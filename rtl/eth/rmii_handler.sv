==> flow/design.v <==
module rmii_handler (
    input logic clk,                     
    input logic resetn,                  
    input logic data_valid,              
    input logic rx0,                     
    input logic rx1,                     
    output logic [7:0] received_byte,    
    output logic byte_valid              
    );
    parameter max_bit_count = 8;         
    logic [3:0] bit_counter = 0;         
    logic [7:0] bit_storage;             
    always_ff @ (posedge clk or negedge resetn) begin
        if (!resetn) begin               
            received_byte <= 8'b0;
            byte_valid <= 1'b0;
            bit_counter <= 4'b0;
            bit_storage <= 8'b0;
        end else begin
            if (data_valid) begin        
                if (bit_counter < max_bit_count - 2) begin
                    bit_storage[bit_counter +: 2] <= {rx1, rx0};
                    bit_counter <= bit_counter + 2'd2;
                    byte_valid <= 1'b0;
                end else begin
                    received_byte <= {rx1, rx0, bit_storage[5:0]};
                    byte_valid <= 1'b1;
                    bit_counter <= 0;
                end
            end else begin               
                bit_counter <= 0;
                byte_valid <= 1'b0;
            end
        end
    end
endmodule
; Reports on rmii_handler
; The steps from the RTL of rmii_handler to its reports follow in flow order.
; Line numbers count from 1 in the design file above.
; Operators carry their Yosys type and port widths (W data, S select, Z words).
; Library cell names are shortened.
; Not given: -
[design]
top = rmii_handler
clk_port = clk
library = sky130hd
lib_corner = tt_025C_1v80

; Word level
; Counts by Yosys on the flattened word-level netlist (proc, flatten, opt, wreduce; memories kept). Register bits leave out memories and registers merged into their read ports (data or address); mux counts leave out enables and synchronous resets folded into registers. Print and check cells are left out. Cells with the same type and inputs are merged into one.
[word_totals]
ff_bits = 21
out_inout_bits = 9
input_bits = 5
wordCells = 19
[op_classes]
n_addsub = 2
n_shift = 2
n_mux = 4
n_reduce_logical = 2
n_logic = 4
compare = 1
[op_table]
columns = cell, count
row1 = $shift A2 B33 Y8, 1
row2 = $shift A2 B33 Y8 const A, 1
row3 = $neg A4 Y33, 1
row4 = $and A8 B8 Y8, 1
row5 = $or A8 B8 Y8, 1
row6 = $not A8 Y8, 1
row7 = $mux W4, 2
row8 = $reduce_and A2 Y1, 2
row9 = $add A4 B2 Y4 const B, 1
row10 = $lt A4 B3 Y1 const B, 1
row11 = $mux W1, 2
row12 = $not A1 Y1, 1

; Logic depth
; Longest topological path by Yosys (ltp), each cell counted once; first at word level (registers and memories cut), then after technology mapping (sequential cells cut; the memories' decode and read muxes count).
[logic_depth]
depth_word = 5
abc_area = 1
ltp_mapped = 10
depth_no_buf = 9

; After synthesis
; The flow's flattened synthesis, as Yosys stat reports it; memories are mapped. The netlist is that of the ABC_AREA named above (0 if unset); the other value can give another one.
; The area totals of this step are shown rounded.
[synth_totals]
n_buf = 1
seqArea_um2 = 450
ff_cells = 18
area_um2 = 892
mapped_cells = 109
[by_type]
columns = cell_type, count, area_total_um2
row1 = dfrtp_1, 18, 450.432
row2 = nand2_1, 44, 165.158
row3 = ha_1, 4, 50.048
row4 = inv_1, 10, 37.536
row5 = nand3_1, 7, 35.034
row6 = nor2_1, 9, 33.782
row7 = nor2_4, 2, 22.522
row8 = o21ai_0, 4, 20.019
row9 = nand4_1, 3, 18.768
row10 = nor2_2, 2, 12.512
row11 = buf_6, 1, 11.261
row12 = nand2_4, 1, 11.261
row13 = clkinv_4, 1, 8.758
row14 = a21oi_1, 1, 5.005
row15 = nor3_1, 1, 5.005
row16 = o21ai_1, 1, 5.005

; Path before layout
; Path of least setup slack by OpenSTA after synthesis, without wires, with an ideal clock, recovery checks aside; 20% of the period is set as input and as output delay. Where synthesis merged equal registers, the netlist keeps one of their names.
[synth_timing]
path_kind = flip-flop to flip-flop
start = register bit_counter[1]
end = register bit_storage[0]
t_required_ns = 2.714
path_slack_ns = 1.225
tclk_ns = 2.83
path_buffers = 1
path_stages = 11
setup_ns = 0.116
t_first_pin_ns = 0.000
arrival_ns = 1.488
delay_ns = 1.604
period_less_setup_slack_ns = 1.605
; "delay_ns" is the arrival time less input delay plus setup time.
; "path_stages": output pins that drive a net of the path, with the launching flip-flop's if there is one; two outputs of one cell count as two.
; "period_less_setup_slack_ns" is the clock period less the worst setup slack; recovery checks do not enter. This is arithmetic on one report: input and output delays are still those of the set period (20% each).
; The rows between start and end are the longest chain of elaborated cells between them; the timing report does not say that the signal goes this way. Where chains are equally long, one stands for them.
; Each line given opens the expression or statement behind the cell; cells for indexed reads and writes are added by Yosys, which also makes memories of some case tables.
; A register here has more assigning lines than the two given.
; Where a signal picks the word or bit written, the line may be left out of the assigning lines.
[synth_via]
cell_sequence = dfrtp_1 > buf_6 > inv_1 > ha_1 > ha_1 > nor2_1 > inv_1 > nor2_1 > nand3_1 > nand2_1 > nand2_1
elab_chain_cells = 5
cells_between = 8
cone_lines = 2
classes_between = add/sub (1); compare (1); shift (2); logic (3); reduce/logical (1)
[synth_lines]
columns = item, line_no
row1 = "start, declared", 11  ; logic [3:0] bit_counter = 0;
row2 = "start, assigned", 17  ; bit_counter <= 4'b0;
row3 = "start, assigned", 23  ; bit_counter <= bit_counter + 2'd2;
row4 = $neg A4 Y33, 22  ; bit_storage[bit_counter +: 2] <= {rx1, rx0};
row5 = $shift A2 B33 Y8, 22
row6 = $not A8 Y8, 22
row7 = $and A8 B8 Y8, 22
row8 = $or A8 B8 Y8, 22
row9 = "end, assigned", 18  ; bit_storage <= 8'b0;
row10 = "end, declared", 12  ; logic [7:0] bit_storage;

; Path in the finished layout
; Path of least setup slack in the final report of entry A (OpenROAD, finished layout, wires in). Where an end is a register, its clock arrival counts in the times.
[layout_timing]
path_kind = flip-flop to flip-flop
start = register bit_counter[1]
end = register bit_storage[1]
arrival_ns = 2.02
tclk_ns = 2.79
path_buffers = 0
t_first_pin_ns = 0.29
t_required_ns = 2.97
path_slack_ns = 0.95
setup_ns = 0.10
path_stages = 10
; The rows between start and end are the longest chain of elaborated cells between them; the timing report does not say that the signal goes this way. Where chains are equally long, one stands for them.
; A register here has more assigning lines than the two given.
; Where a signal picks the word or bit written, the line may be left out of the assigning lines.
[layout_via]
cell_sequence = dfrtp_1 > inv_1 > ha_1 > ha_1 > nor2_1 > inv_1 > nor2_1 > nand3_1 > nand2_1 > nand2_1
elab_chain_cells = 5
cells_between = 8
cone_lines = 2
classes_between = add/sub (1); compare (1); shift (2); logic (3); reduce/logical (1)
[layout_lines]
columns = item, line_no
row1 = "start, declared", 11  ; logic [3:0] bit_counter = 0;
row2 = "start, assigned", 17  ; bit_counter <= 4'b0;
row3 = "start, assigned", 23  ; bit_counter <= bit_counter + 2'd2;
row4 = $neg A4 Y33, 22  ; bit_storage[bit_counter +: 2] <= {rx1, rx0};
row5 = $shift A2 B33 Y8, 22
row6 = $not A8 Y8, 22
row7 = $and A8 B8 Y8, 22
row8 = $or A8 B8 Y8, 22
row9 = "end, assigned", 18  ; bit_storage <= 8'b0;
row10 = "end, declared", 12  ; logic [7:0] bit_storage;

; Module rmii_handler, platform sky130hd: 2 stored runs of the flow (Yosys, OpenROAD) with differing settings, in no particular order. Input and output delays are each 20% of the period that was set; the output load is 0.01 pF.
; "achieved_clock_period_ns" = clock period - worst setup slack. The figure is calculated, with input and output delays left at 20% of the set period.
; "worst_path_time_ns": the worst setup path's part of the clock period (all of it between registers, 20% less for each end at a port) less its slack. A launch clock that arrives late makes it longer, a capture clock that arrives late makes it shorter.
; "power.total_uw": no workload was simulated; the value follows from the tool's default switching activity.
; The results are shown rounded.

[entry A: settings]
period_ns = 2.79
CORE_UTILIZATION = 49
SETUP_SLACK_MARGIN = -0.17
CORE_MARGIN = 9
ABC_AREA = 1
GPL_TIMING_DRIVEN = 1
CTS_CLUSTER_SIZE = 91
CAP_MARGIN = 25
SLEW_MARGIN = 40
MIN_ROUTING_LAYER = met1
MAX_ROUTING_LAYER = met4
[entry A: results]
final_die_area_um2 = 3680
ys_area_um2 = 892
worst_path_time_ns = 1.84
worst_setup_path_type = flip-flop to flip-flop
final_cell_area_um2 = 1060
fin_ws_ns = 0.950
achieved_clock_period_ns = 1.840
power.total_uw = 825
setup_tns_ns = 0.000

[entry B: settings]
period_ns = 1.07
CORE_UTILIZATION = 30
SETUP_SLACK_MARGIN = 0.3
PLACE_DENSITY = 0.57
CORE_MARGIN = 8
CELL_PAD_IN_SITES_GLOBAL_PLACEMENT = 1
CELL_PAD_IN_SITES_DETAIL_PLACEMENT = 1
GPL_ROUTABILITY_DRIVEN = 1
CTS_CLUSTER_SIZE = 50
CAP_MARGIN = 20
SLEW_MARGIN = 20
[entry B: results]
ys_area_um2 = 798
fin_ws_ns = -0.577
power.total_uw = 2370
final_die_area_um2 = 4570
achieved_clock_period_ns = 1.647
final_cell_area_um2 = 1290
worst_path_time_ns = 1.65
worst_setup_path_type = flip-flop to flip-flop
setup_tns_ns = -7.66
